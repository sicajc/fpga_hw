==> flow/design.v <==
`timescale 1ns / 1ps
module bitonic_block #(
	parameter DATA_WIDTH = 16,
	parameter ORDER = 0,
	parameter POLARITY = 0,
	parameter SIGNED = 0
)
(
	input wire clk,
	input wire [DATA_WIDTH*2**(ORDER+1)-1:0]data_in,
	output wire [DATA_WIDTH*2**(ORDER+1)-1:0]data_out
);
localparam STAGES = ORDER + 1;
localparam STAGE_DATA_WIDTH = DATA_WIDTH*2**(ORDER+1);
wire [DATA_WIDTH*2**(ORDER+1)-1:0]stage_data[STAGES:0];
assign stage_data[0] = data_in;
assign data_out = stage_data[STAGES];
genvar stage;
genvar node;
generate for (stage = 0; stage < STAGES; stage = stage + 1) begin: BLOCK_STAGE
	localparam NODES = 2**stage;
	localparam NODE_ORDER = STAGES - stage - 1;
	wire [STAGE_DATA_WIDTH-1:0]stage_data_in;
	wire [STAGE_DATA_WIDTH-1:0]stage_data_out;
	assign stage_data_in = stage_data[stage];
	assign stage_data[stage + 1] = 	stage_data_out;
	for (node = 0; node < NODES; node = node + 1) begin: NODE
		localparam NODE_DATA_WIDTH = DATA_WIDTH*2**(NODE_ORDER+1);
		wire [NODE_DATA_WIDTH-1:0]node_data_in;
		wire [NODE_DATA_WIDTH-1:0]node_data_out;
		assign node_data_in = stage_data_in[NODE_DATA_WIDTH*(node + 1)-1-:NODE_DATA_WIDTH];
		assign stage_data_out[NODE_DATA_WIDTH*(node + 1)-1-:NODE_DATA_WIDTH] = node_data_out;
		bitonic_node #(
			.DATA_WIDTH(DATA_WIDTH),
			.ORDER(NODE_ORDER),
			.POLARITY(POLARITY),
			.SIGNED(SIGNED)
		) bitonic_node_inst (
			.clk(clk),
			.data_in(node_data_in),
			.data_out(node_data_out)
		);		
	end
end endgenerate
endmodule
`timescale 1ns / 1ps
module bitonic_comp #(
	parameter DATA_WIDTH = 16,
	parameter POLARITY = 0,
	parameter SIGNED = 0
)
(
	input wire CLK,
	input wire [DATA_WIDTH-1:0]A,
	input wire [DATA_WIDTH-1:0]B,
	output wire [DATA_WIDTH-1:0]H,
	output wire [DATA_WIDTH-1:0]L,
	output wire O
);
reg [DATA_WIDTH-1:0]H_REG;
reg [DATA_WIDTH-1:0]L_REG;
reg O_REG;
wire LESS;
assign H = H_REG;
assign L = L_REG;
assign O = O_REG;
generate
	if (SIGNED == 0) begin
		assign LESS = $unsigned(A) < $unsigned(B);	
	end else begin
		assign LESS = $signed(A) < $signed(B);
	end
	if (POLARITY == 0) begin
		always @(posedge CLK) begin
			H_REG <= (LESS) ? A : B;
			L_REG <= (LESS) ? B : A;
			O_REG <= LESS;
		end
	end else begin
		always @(posedge CLK) begin
			H_REG <= (LESS) ? B : A;
			L_REG <= (LESS) ? A : B;
			O_REG <= ~LESS;
		end
	end
endgenerate
endmodule
`timescale 1ns / 1ps
module bitonic_node #(
	parameter DATA_WIDTH = 16,
	parameter ORDER = 0,
	parameter POLARITY = 0,
	parameter SIGNED = 0
)
(
	input wire clk,
	input wire [DATA_WIDTH*2**(ORDER+1)-1:0]data_in,
	output wire [DATA_WIDTH*2**(ORDER+1)-1:0]data_out
);
localparam COMP_NUM = 2**ORDER;
genvar i;
generate for (i = 0; i < COMP_NUM; i = i + 1) begin: COMP
	wire [DATA_WIDTH-1:0]A;
	wire [DATA_WIDTH-1:0]B;
	wire [DATA_WIDTH-1:0]H;
	wire [DATA_WIDTH-1:0]L;
	assign A = data_in[DATA_WIDTH*(i + 1 + COMP_NUM * 0)-1-:DATA_WIDTH];
	assign B = data_in[DATA_WIDTH*(i + 1 + COMP_NUM * 1)-1-:DATA_WIDTH];
	assign data_out[DATA_WIDTH*(i + 1 + COMP_NUM * 0)-1-:DATA_WIDTH] = H;
	assign data_out[DATA_WIDTH*(i + 1 + COMP_NUM * 1)-1-:DATA_WIDTH] = L;
	bitonic_comp #(
		.DATA_WIDTH(DATA_WIDTH),
		.POLARITY(POLARITY),
		.SIGNED(SIGNED)
	) comp_inst (
		.CLK(clk),
		.A(A),
		.B(B),
		.H(H),
		.L(L)
	);
end endgenerate
endmodule
`timescale 1ns / 1ps
module bitonic_sort #(
	parameter DATA_WIDTH = 16,	 
	parameter CHAN_NUM = 8,		 
	parameter DIR = 0,		 
	parameter SIGNED = 0		 
)
(
	input wire clk,
	input wire [DATA_WIDTH*CHAN_NUM-1:0]data_in,
	output wire [DATA_WIDTH*CHAN_NUM-1:0]data_out
);
localparam CHAN_ACT = 2**$clog2(CHAN_NUM);
localparam CHAN_ADD = CHAN_ACT - CHAN_NUM;
localparam STAGES = $clog2(CHAN_ACT);
localparam STAGE_DATA_WIDTH = DATA_WIDTH*CHAN_ACT;
wire [STAGE_DATA_WIDTH-1:0]stage_data[STAGES:0];
wire [STAGE_DATA_WIDTH-1:0]data_out_tmp;
assign stage_data[0] = {data_in, {CHAN_ADD{SIGNED?{1'b1,{(DATA_WIDTH-1){1'b0}}}:{DATA_WIDTH{1'b0}}}}};
assign data_out_tmp = stage_data[STAGES];
assign data_out = DIR ? data_out_tmp[DATA_WIDTH*CHAN_NUM-1:0] : data_out_tmp[DATA_WIDTH*CHAN_ACT-1-:DATA_WIDTH*CHAN_NUM];
genvar stage;
genvar block;
generate for (stage = 0; stage < STAGES; stage = stage + 1) begin: SORT_STAGE
	localparam BLOCKS = CHAN_ACT / 2**(stage+1);
	localparam BLOCK_ORDER = stage;
	wire [STAGE_DATA_WIDTH-1:0]stage_data_in;
	wire [STAGE_DATA_WIDTH-1:0]stage_data_out;
	assign stage_data_in = stage_data[stage];
	assign stage_data[stage + 1] = stage_data_out;
	for (block = 0; block < BLOCKS; block = block + 1) begin: BLOCK
		localparam BLOCK_DATA_WIDTH = DATA_WIDTH*2**(BLOCK_ORDER+1);
		localparam BLOCK_POLARITY = DIR ? (~block & 1) : (block & 1);
		wire [BLOCK_DATA_WIDTH-1:0]block_data_in;
		wire [BLOCK_DATA_WIDTH-1:0]block_data_out;
		assign block_data_in = stage_data_in[BLOCK_DATA_WIDTH*(block+1)-1-:BLOCK_DATA_WIDTH];
		assign stage_data_out[BLOCK_DATA_WIDTH*(block+1)-1-:BLOCK_DATA_WIDTH] = block_data_out;
		bitonic_block #(
			.DATA_WIDTH(DATA_WIDTH),
			.ORDER(BLOCK_ORDER),
			.POLARITY(BLOCK_POLARITY),
			.SIGNED(SIGNED)
		) bitonic_block_inst (
			.clk(clk),
			.data_in(block_data_in),
			.data_out(block_data_out)
		);
	end
end endgenerate
endmodule
# Tool chain data of bitonic_sort
# What the tools print for bitonic_sort, step after step.
# Lines are those of the file above, counted from 1.
# Operators carry their Yosys type and port widths (W data, S select, Z words).
# Not given: -
[setup]
design = "bitonic_sort"
clk_port = "clk"
lib = "sky130hd"
pvt_corner = "tt_025C_1v80"

# Elaborated design
# Source: Yosys, flattened and elaborated. Widths are those after wreduce; folded enables and synchronous resets count as part of the registers. Registers that Yosys merges into a memory's read port (data or address) are not register bits. Print and check cells do not count. Equal cells are merged and count once.
[bits]
wordCells = 120
regBits = 768
in_bits = 129
output_inout_bits = 128
[classes]
cmp = 24
n_mux = 48
[ops]
columns = ["operator", "n"]
rows = [
  ["$mux W16", 48],
  ["$lt A16 B16 Y1", 24],
]

# Longest topological paths
# Longest topological path by Yosys (ltp), each cell counted once; first at word level (registers and memories cut), then after technology mapping (sequential cells cut; the memories' decode and read muxes count).
[logic_depth]
depth_word = 2
abc_area = 0
mapped_depth = 8
ltp_nobuf = 7

# After synthesis
# Source: synth_stat.txt of the flow (Yosys; design flattened, memories mapped). It holds for the ABC_AREA given above (unset counts as 0); a run with the other value may have another netlist.
[by_type]
columns = ["cell", "n", "type_area_um2"]
rows = [
  ["sky130_fd_sc_hd__dfxtp_1", 768, 1.54E+04],
  ["sky130_fd_sc_hd__mux2_2", 512, 5765.53],
  ["sky130_fd_sc_hd__ha_1", 360, 4504.32],
  ["sky130_fd_sc_hd__mux2_4", 240, 3.6E+03],
  ["sky130_fd_sc_hd__inv_1", 372, 1.4E+03],
  ["sky130_fd_sc_hd__a21oi_1", 104, 520.499],
  ["sky130_fd_sc_hd__buf_12", 21, 420.403],
  ["sky130_fd_sc_hd__and4_1", 45, 394.128],
  ["sky130_fd_sc_hd__nand2_1", 68, 255.245],
  ["sky130_fd_sc_hd__buf_2", 48, 240.23],
  ["sky130_fd_sc_hd__o21ai_0", 44, 220.211],
  ["sky130_fd_sc_hd__a2111oi_0", 24, 210.202],
  ["sky130_fd_sc_hd__o2111ai_4", 8, 210.202],
  ["sky130_fd_sc_hd__nand3_1", 40, 200.192],
  ["sky130_fd_sc_hd__mux2_1", 16, 180.173],
  ["sky130_fd_sc_hd__o21a_1", 24, 180.173],
  ["sky130_fd_sc_hd__a31oi_1", 24, 150.144],
  ["sky130_fd_sc_hd__nand2b_1", 24, 150.144],
]
# Not listed: further types 15, cells in them 118.
[synth_totals]
n_buf = 72
seqArea_um2 = 15374.7
cell_count = 2860
flip_flops = 768
area_um2 = 34891.0
# By module: a second synthesis without flattening, with its own total; a netlist apart from the flattened one above.
[hier_totals]
hier_cells = 2874
area_unflattened_um2 = 38016.5
# Each row is one instance without its submodules.
[modules]
columns = ["mod", "mod_area_um2", "mod_seq_area_um2", "n_inst", "cells"]
rows = [
  ["bitonic_comp", 1585.3, 660.6, 18, 120],
  ["bitonic_comp", 1580.3, 660.6, 6, 119],
  ["bitonic_block", 0.0, 0.0, 2, 0],
  ["bitonic_node", 0.0, 0.0, 8, 0],
  ["bitonic_block", 0.0, 0.0, 1, 0],
  ["bitonic_node", 0.0, 0.0, 3, 0],
  ["bitonic_block", 0.0, 0.0, 1, 0],
  ["bitonic_node", 0.0, 0.0, 1, 0],
  ["bitonic_block", 0.0, 0.0, 2, 0],
  ["bitonic_node", 0.0, 0.0, 4, 0],
  ["bitonic_block", 0.0, 0.0, 1, 0],
  ["bitonic_node", 0.0, 0.0, 1, 0],
  ["bitonic_sort", 0.0, 0.0, 1, 0],
]

# Path before layout
# Path of least setup slack by OpenSTA after synthesis, without wires, with an ideal clock, recovery checks aside; 20% of the period is set as input and as output delay. Where synthesis merged equal registers, the netlist keeps one of their names.
[synth_timing]
path_type = "in2reg"
startpoint = "in data_in[27]"
endpoint = "reg SORT_STAGE[0].BLOCK[0].bitonic_block_inst.BLOCK_STAGE[0].NODE[0].bitonic_node_inst.COMP[0].comp_inst.H_REG[0]"
tclk_ns = 2.82
t_arrival_ns = 2.379
setup_ns = 0.121
required_ns = 2.699
path_stages = 8
input_delay_ns = 0.564
t_first_pin_ns = 0.564
path_delay_ns = 1.936
setup_slack_ns = 0.320
n_path_buf = 1
period_less_setup_slack_ns = 2.5
# "path_delay_ns" = arrival - input delay + setup time.
# "path_stages" counts driving pins, that of a launching flip-flop among them; a cell with two outputs on the path counts twice.
# "period_less_setup_slack_ns" = period - worst setup slack (recovery checks aside). The figure is calculated, with input and output delays left at 20% of the set period.
# The rows between start and end are the longest chain of elaborated cells between them; the timing report does not say that the signal goes this way. Where chains are equally long, one stands for them.
# Each line given opens the expression or statement behind the cell; cells for indexed reads and writes are added by Yosys, which also makes memories of some case tables.
[synth_via]
cell_sequence = "sky130_fd_sc_hd__inv_1 > sky130_fd_sc_hd__ha_1 > sky130_fd_sc_hd__and4_1 > sky130_fd_sc_hd__o211ai_1 > sky130_fd_sc_hd__or4_1 > sky130_fd_sc_hd__o2111ai_4 > sky130_fd_sc_hd__buf_8 > sky130_fd_sc_hd__mux2_4"
elab_chain_cells = 2
cells_between = 2
cone_lines = 2
classes_between = "compare: 1; mux: 1"
[synth_lines]
columns = ["element", "line_no", "rtl"]
rows = [
  ["start, declared", 133, "input wire [DATA_WIDTH*CHAN_NUM-1:0]data_in,"],
  ["$lt A16 B16 Y1", 69, "assign LESS = $unsigned(A) < $unsigned(B);"],
  ["$mux W16", 75, "H_REG <= (LESS) ? A : B;"],
  ["end, assigned", 75, ""],
  ["end, declared", 60, "reg [DATA_WIDTH-1:0]H_REG;"],
]

# Worst path after layout
# From the final timing report of record 1: the path of least setup slack in the routed layout; clock arrival at registers is part of the times.
[layout_timing]
path_type = "reg2reg"
startpoint = "reg SORT_STAGE[1].BLOCK[1].bitonic_block_inst.BLOCK_STAGE[1].NODE[0].bitonic_node_inst.COMP[0].comp_inst.L_REG[13]"
endpoint = "reg SORT_STAGE[2].BLOCK[0].bitonic_block_inst.BLOCK_STAGE[0].NODE[0].bitonic_node_inst.COMP[1].comp_inst.H_REG[2]"
n_path_buf = 3
setup_ns = 0.12
t_first_pin_ns = 0.68
t_arrival_ns = 3.04
setup_slack_ns = 0.59
required_ns = 3.63
path_stages = 10
tclk_ns = 3.08
# The rows between start and end are the longest chain of elaborated cells between them; the timing report does not say that the signal goes this way. Where chains are equally long, one stands for them.
[layout_via]
cell_sequence = "sky130_fd_sc_hd__dfxtp_4 > sky130_fd_sc_hd__inv_1 > sky130_fd_sc_hd__ha_1 > sky130_fd_sc_hd__nand4_1 > sky130_fd_sc_hd__or4_4 > sky130_fd_sc_hd__o2111ai_4 > sky130_fd_sc_hd__buf_12 > sky130_fd_sc_hd__buf_12 > sky130_fd_sc_hd__buf_12 > sky130_fd_sc_hd__mux2_4"
elab_chain_cells = 2
cells_between = 2
cone_lines = 2
classes_between = "compare: 1; mux: 1"
[layout_lines]
columns = ["element", "line_no", "rtl"]
rows = [
  ["start, declared", 61, "reg [DATA_WIDTH-1:0]L_REG;"],
  ["start, assigned", 82, "L_REG <= (LESS) ? A : B;"],
  ["$lt A16 B16 Y1", 69, "assign LESS = $unsigned(A) < $unsigned(B);"],
  ["$mux W16", 75, "H_REG <= (LESS) ? A : B;"],
  ["end, assigned", 75, ""],
  ["end, declared", 60, "reg [DATA_WIDTH-1:0]H_REG;"],
]

# Flow measurements of bitonic_sort on sky130hd: 2 stored runs with different settings, listed in no order. Input and output delays are each 20% of the period that was set; the output load is 0.01 pF.
# "achieved_clock_period_ns" = clock period - worst setup slack. The figure is calculated, with input and output delays left at 20% of the set period.
# "worst_path_ns": the worst setup path's part of the clock period (all of it between registers, 20% less for each end at a port) less its slack. A launch clock that arrives late makes it longer, a capture clock that arrives late makes it shorter.
# "power_uw": no workload was simulated; the value follows from the tool's default switching activity.

[[run]]
name = "record 1"
[run.settings]
period_ns = 3.08
CORE_UTILIZATION = 17
SETUP_SLACK_MARGIN = 0.8
PLACE_DENSITY_LB_ADDON = 0.07
GPL_TIMING_DRIVEN = 0
GPL_ROUTABILITY_DRIVEN = 0
CTS_CLUSTER_SIZE = 12
CTS_CLUSTER_DIAMETER = 330
MIN_ROUTING_LAYER = "met1"
MAX_ROUTING_LAYER = "met4"
CAP_MARGIN = 20
CORE_MARGIN = 2
SLEW_MARGIN = 20
[run.results]
final_setup_tns_ns = 0.000
worst_path_ns = 2.49
critical_path_type = "reg2reg"
fin_util_frac = 0.242
design.die.area_um2 = 208881.0
final_stdcell_area_um2 = 49547.5
worstSetupSlack_ns = 0.595
power_uw = 70339
synth_chip_area_um2 = 34891.0
achieved_clock_period_ns = 2.485

[[run]]
name = "record 2"
[run.settings]
period_ns = 2.33
CORE_UTILIZATION = 72
SETUP_SLACK_MARGIN = 0.44
PLACE_DENSITY_LB_ADDON = 0.28
CORE_MARGIN = 9
CELL_PAD_IN_SITES_DETAIL_PLACEMENT = 1
GPL_TIMING_DRIVEN = 1
CTS_CLUSTER_SIZE = 15
CAP_MARGIN = 40
SLEW_MARGIN = 40
[run.results]
outcome = "unfinished; error DPL-0033 in placement"
